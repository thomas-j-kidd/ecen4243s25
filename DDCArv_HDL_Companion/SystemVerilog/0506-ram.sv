==> flow/design.v <==
package riscv_pkg;
    typedef enum logic [2:0] {
        ALU_ADD  = 3'b000,
        ALU_SUB  = 3'b001,
        ALU_AND  = 3'b010,
        ALU_OR   = 3'b011,
        ALU_SLT  = 3'b101
    } alu_op_t;
    typedef enum logic [1:0] {
        IMM_I = 2'b00,   
        IMM_S = 2'b01,   
        IMM_B = 2'b10,   
        IMM_J = 2'b11    
    } imm_type_t;
    typedef enum logic [1:0] {
        RES_ALU  = 2'b00,   
        RES_MEM  = 2'b01,   
        RES_PC4  = 2'b10    
    } result_src_t;
endpackage
module ram #(parameter N = 6, M = 32)
            (input  logic         clk,
             input  logic         we,
        	  input  logic [N-1:0] adr,
	     	  input  logic [M-1:0] din,
	 	  output logic [M-1:0] dout);
  logic [M-1:0] mem[2**N-1:0];
  always_ff @(posedge clk)
    if (we) mem[adr] <= din;
  assign dout = mem[adr];
endmodule
Tool chain data of ram. The steps from the RTL of ram to its reports follow in flow order. Lines are those of the file above, counted from 1. Operators carry their Yosys type and port widths (W data, S select, Z words). Not given: n/a

Top module: ram. Clock: clk. Library: sky130hd. Corner: tt_025C_1v80.

Word level. Yosys after proc, flatten, opt, wreduce and memory -nomap, before mapping. Enables and synchronous resets that opt folds into registers are not counted as muxes. Memory bits, and registers merged into a memory's read port (data or address), are not among the register bits. Print and check cells are not counted. Equal cells are merged and count once. Memory sizes are those after Yosys's memory passes, which may raise the word count (mostly to a power of two), join words into wider ones and drop unused or constant bits.

The entry for bits in registers reads 0. The figure for memory bits (writable) is 2048. Memories kept: 1. The entry for input port bits reads 40. The entry for output and inout bits reads 32. Cells after elaboration: 4.

Under muxes and demuxes stands 3.

Memories: mem (words 64, width 32, read ports 1, wr ports 1, RTL line 27) `logic [M-1:0] mem[2**N-1:0];`.

Operators by type and width (count): $mux W32 (1); $mux W6 (1); $mux W1 (1).

Logic depth. Yosys ltp: most cells in a row. Word level: on the elaborated netlist, between registers, memories and ports. Mapped: between sequential cells and ports; inverters and the memories' decode and read muxes count.

For depth after elaboration the number is 1. The entry for ABC_AREA reads 0. Mapped depth: 13. Depth with buffers taken out: 6.

After synthesis. The flow's flattened synthesis, as Yosys stat reports it; memories are mapped. The netlist is that of the ABC_AREA named above (0 if unset); the other value can give another one. Totals and module areas in this step are rounded.

The entry for cell count reads 4207. Under chip area (Yosys) stands 0.0783 mm^2. The figure for sequential part of the area is 0.0615 mm^2. Mapped flip-flops: 2048. The entry for buffers reads 298.

Cells by type: sky130_fd_sc_hd__edfxtp_1 (count 2048, area in all 6.15E+04 um^2); sky130_fd_sc_hd__mux2i_1 (count 259, area in all 2.59E+03 um^2); sky130_fd_sc_hd__mux4_2 (count 96, area in all 2.16E+03 um^2); sky130_fd_sc_hd__mux2_2 (count 147, area in all 1.66E+03 um^2); sky130_fd_sc_hd__a221oi_1 (count 175, area in all 1532.72 um^2); sky130_fd_sc_hd__a22oi_1 (count 188, area in all 1.41E+03 um^2); sky130_fd_sc_hd__clkbuf_1 (count 168, area in all 630.605 um^2); sky130_fd_sc_hd__o22a_1 (count 70, area in all 613.088 um^2); sky130_fd_sc_hd__a21oi_1 (count 121, area in all 605.581 um^2); sky130_fd_sc_hd__o22ai_1 (count 93, area in all 581.808 um^2); sky130_fd_sc_hd__a22o_1 (count 66, area in all 578.054 um^2); sky130_fd_sc_hd__nor2_1 (count 145, area in all 544.272 um^2); sky130_fd_sc_hd__and3_1 (count 85, area in all 531.76 um^2); sky130_fd_sc_hd__o21ai_0 (count 84, area in all 420.403 um^2); sky130_fd_sc_hd__buf_2 (count 83, area in all 415.398 um^2); sky130_fd_sc_hd__nand3_1 (count 54, area in all 270.259 um^2); sky130_fd_sc_hd__a31oi_1 (count 43, area in all 269.008 um^2); sky130_fd_sc_hd__a222oi_1 (count 16, area in all 160.154 um^2).

Not listed: further types 37, cells in them 266.

Worst setup path after synthesis. Path of least setup slack by OpenSTA after synthesis, without wires, with an ideal clock, recovery checks aside; 20% of the period is set as input and as output delay. Where synthesis merged equal registers, the netlist keeps one of their names.

Path kind: input-to-reg. From: in adr[2]. To: mem mem[15][0]. The entry for period reads 4.1 ns. The figure for external input delay is 0.820 ns. The entry for setup time reads 0.421 ns. The entry for launch time at the first pin reads 0.820 ns. Data arrival time: 3.638 ns. Required time: 3.679 ns. The figure for slack is 0.041 ns. The figure for delay of the path is 3.239 ns. The figure for driving pins on the path is 8. Path buffers: 6. Under synthesis period reached stands 4.059 ns.

"delay of the path" is the arrival time less input delay plus setup time. "driving pins on the path" counts driving pins, that of a launching flip-flop among them; a cell with two outputs on the path counts twice. "synthesis period reached" = period - worst setup slack (recovery checks aside). The figure is calculated, with input and output delays left at 20% of the set period. The rows between start and end are the longest chain of elaborated cells between them; the timing report does not say that the signal goes this way. Where chains are equally long, one stands for them. A line is the first line of the expression or statement that the cell stems from. Yosys adds cells for indexed reads and writes and turns some case tables into memories.

Cells stage by stage: sky130_fd_sc_hd__buf_2 sky130_fd_sc_hd__buf_2 sky130_fd_sc_hd__buf_2 sky130_fd_sc_hd__buf_2 sky130_fd_sc_hd__buf_2 sky130_fd_sc_hd__buf_2 sky130_fd_sc_hd__nand3_1 sky130_fd_sc_hd__nor2_1. The entry for cells in the longest elaborated chain reads 1.

Ends and longest elaborated chain, post-synthesis: from (decl) (RTL line 24) `input logic [N-1:0] adr,`; $mux W6 (RTL line 29) `if (we) mem[adr] <= din;`; to (decl) (RTL line 27) `logic [M-1:0] mem[2**N-1:0];`.

Timing after layout. Path of least setup slack in the final report of record 2 (OpenROAD, finished layout, wires in). Where an end is a register, its clock arrival counts in the times.

Path kind: input-to-output. From: in adr[2]. To: out dout[1]. The entry for period reads 4.85 ns. The figure for external input delay is 0.97 ns. The entry for launch time at the first pin reads 0.97 ns. Data arrival time: 3.58 ns. Required time: 3.88 ns. The figure for slack is 0.30 ns. The figure for driving pins on the path is 12. Path buffers: 7.

The rows between start and end are the longest chain of elaborated cells between them; the timing report does not say that the signal goes this way. Where chains are equally long, one stands for them. The chain passes a memory read, where the word-level depth is cut; so it can be longer than that depth.

Cells stage by stage: sky130_fd_sc_hd__buf_16 sky130_fd_sc_hd__buf_16 sky130_fd_sc_hd__and2_4 sky130_fd_sc_hd__buf_4 sky130_fd_sc_hd__buf_4 sky130_fd_sc_hd__buf_6 sky130_fd_sc_hd__a22o_1 sky130_fd_sc_hd__a222oi_1 sky130_fd_sc_hd__buf_4 sky130_fd_sc_hd__a21oi_2 sky130_fd_sc_hd__or4_4 sky130_fd_sc_hd__buf_6. The entry for cells in the longest elaborated chain reads 1.

Ends and longest elaborated chain, after layout: from (decl) (RTL line 24) `input logic [N-1:0] adr,`; $mem_v2 Z64 W32 (RTL line 27) `logic [M-1:0] mem[2**N-1:0];`; to (decl) (RTL line 26) `output logic [M-1:0] dout);`.

## Implementation results

Settings and measured results of 2 stored flow runs for module ram (sky130hd), not sorted in any way. The constraints put input and output delay at 20% of the set period each and load the outputs with 0.01 pF. By "clock period achieved" is meant the clock period of the run minus its worst setup slack. This is arithmetic on one report: input and output delays are still those of the set period (20% each). "critical setup path time": the worst setup path's part of the clock period (all of it between registers, 20% less for each end at a port) less its slack. A launch clock that arrives late makes it longer, a capture clock that arrives late makes it shorter. "power consumption" rests on the timing tool's default activity at the inputs, not on a simulated workload. The results are shown rounded.

Record 1 has these settings: period_ns 3.04; CORE_UTILIZATION 68; PLACE_DENSITY_LB_ADDON 0.23; CORE_MARGIN 7; CELL_PAD_IN_SITES_GLOBAL_PLACEMENT 1; CELL_PAD_IN_SITES_DETAIL_PLACEMENT 1; TNS_END_PERCENT 70; GPL_TIMING_DRIVEN 1; CTS_CLUSTER_DIAMETER 72; SLEW_MARGIN 10; MAX_ROUTING_LAYER met4; CAP_MARGIN 20. Outcome: not finished: clock tree synthesis ended with error DPL-0033.

Record 2 has these settings: period_ns 4.85; SETUP_SLACK_MARGIN 1.11; CAP_MARGIN 20; CORE_MARGIN 2; CORE_UTILIZATION 40; SLEW_MARGIN 20. For the mapped cell area after synthesis the run shows 0.0783 mm^2. For the die footprint the run shows 0.199 mm^2. For the std-cell area (final layout) the run shows 0.098 mm^2. The setup slack of the worst path reads 0.304 ns. The total negative slack is 0.000 ns. The worst hold slack in the final report comes to 0.527 ns. The power consumption is 37500 µW. The measured clock period achieved is 4.546 ns. The critical setup path time is 2.61 ns. Type of the worst setup path: input-to-output.
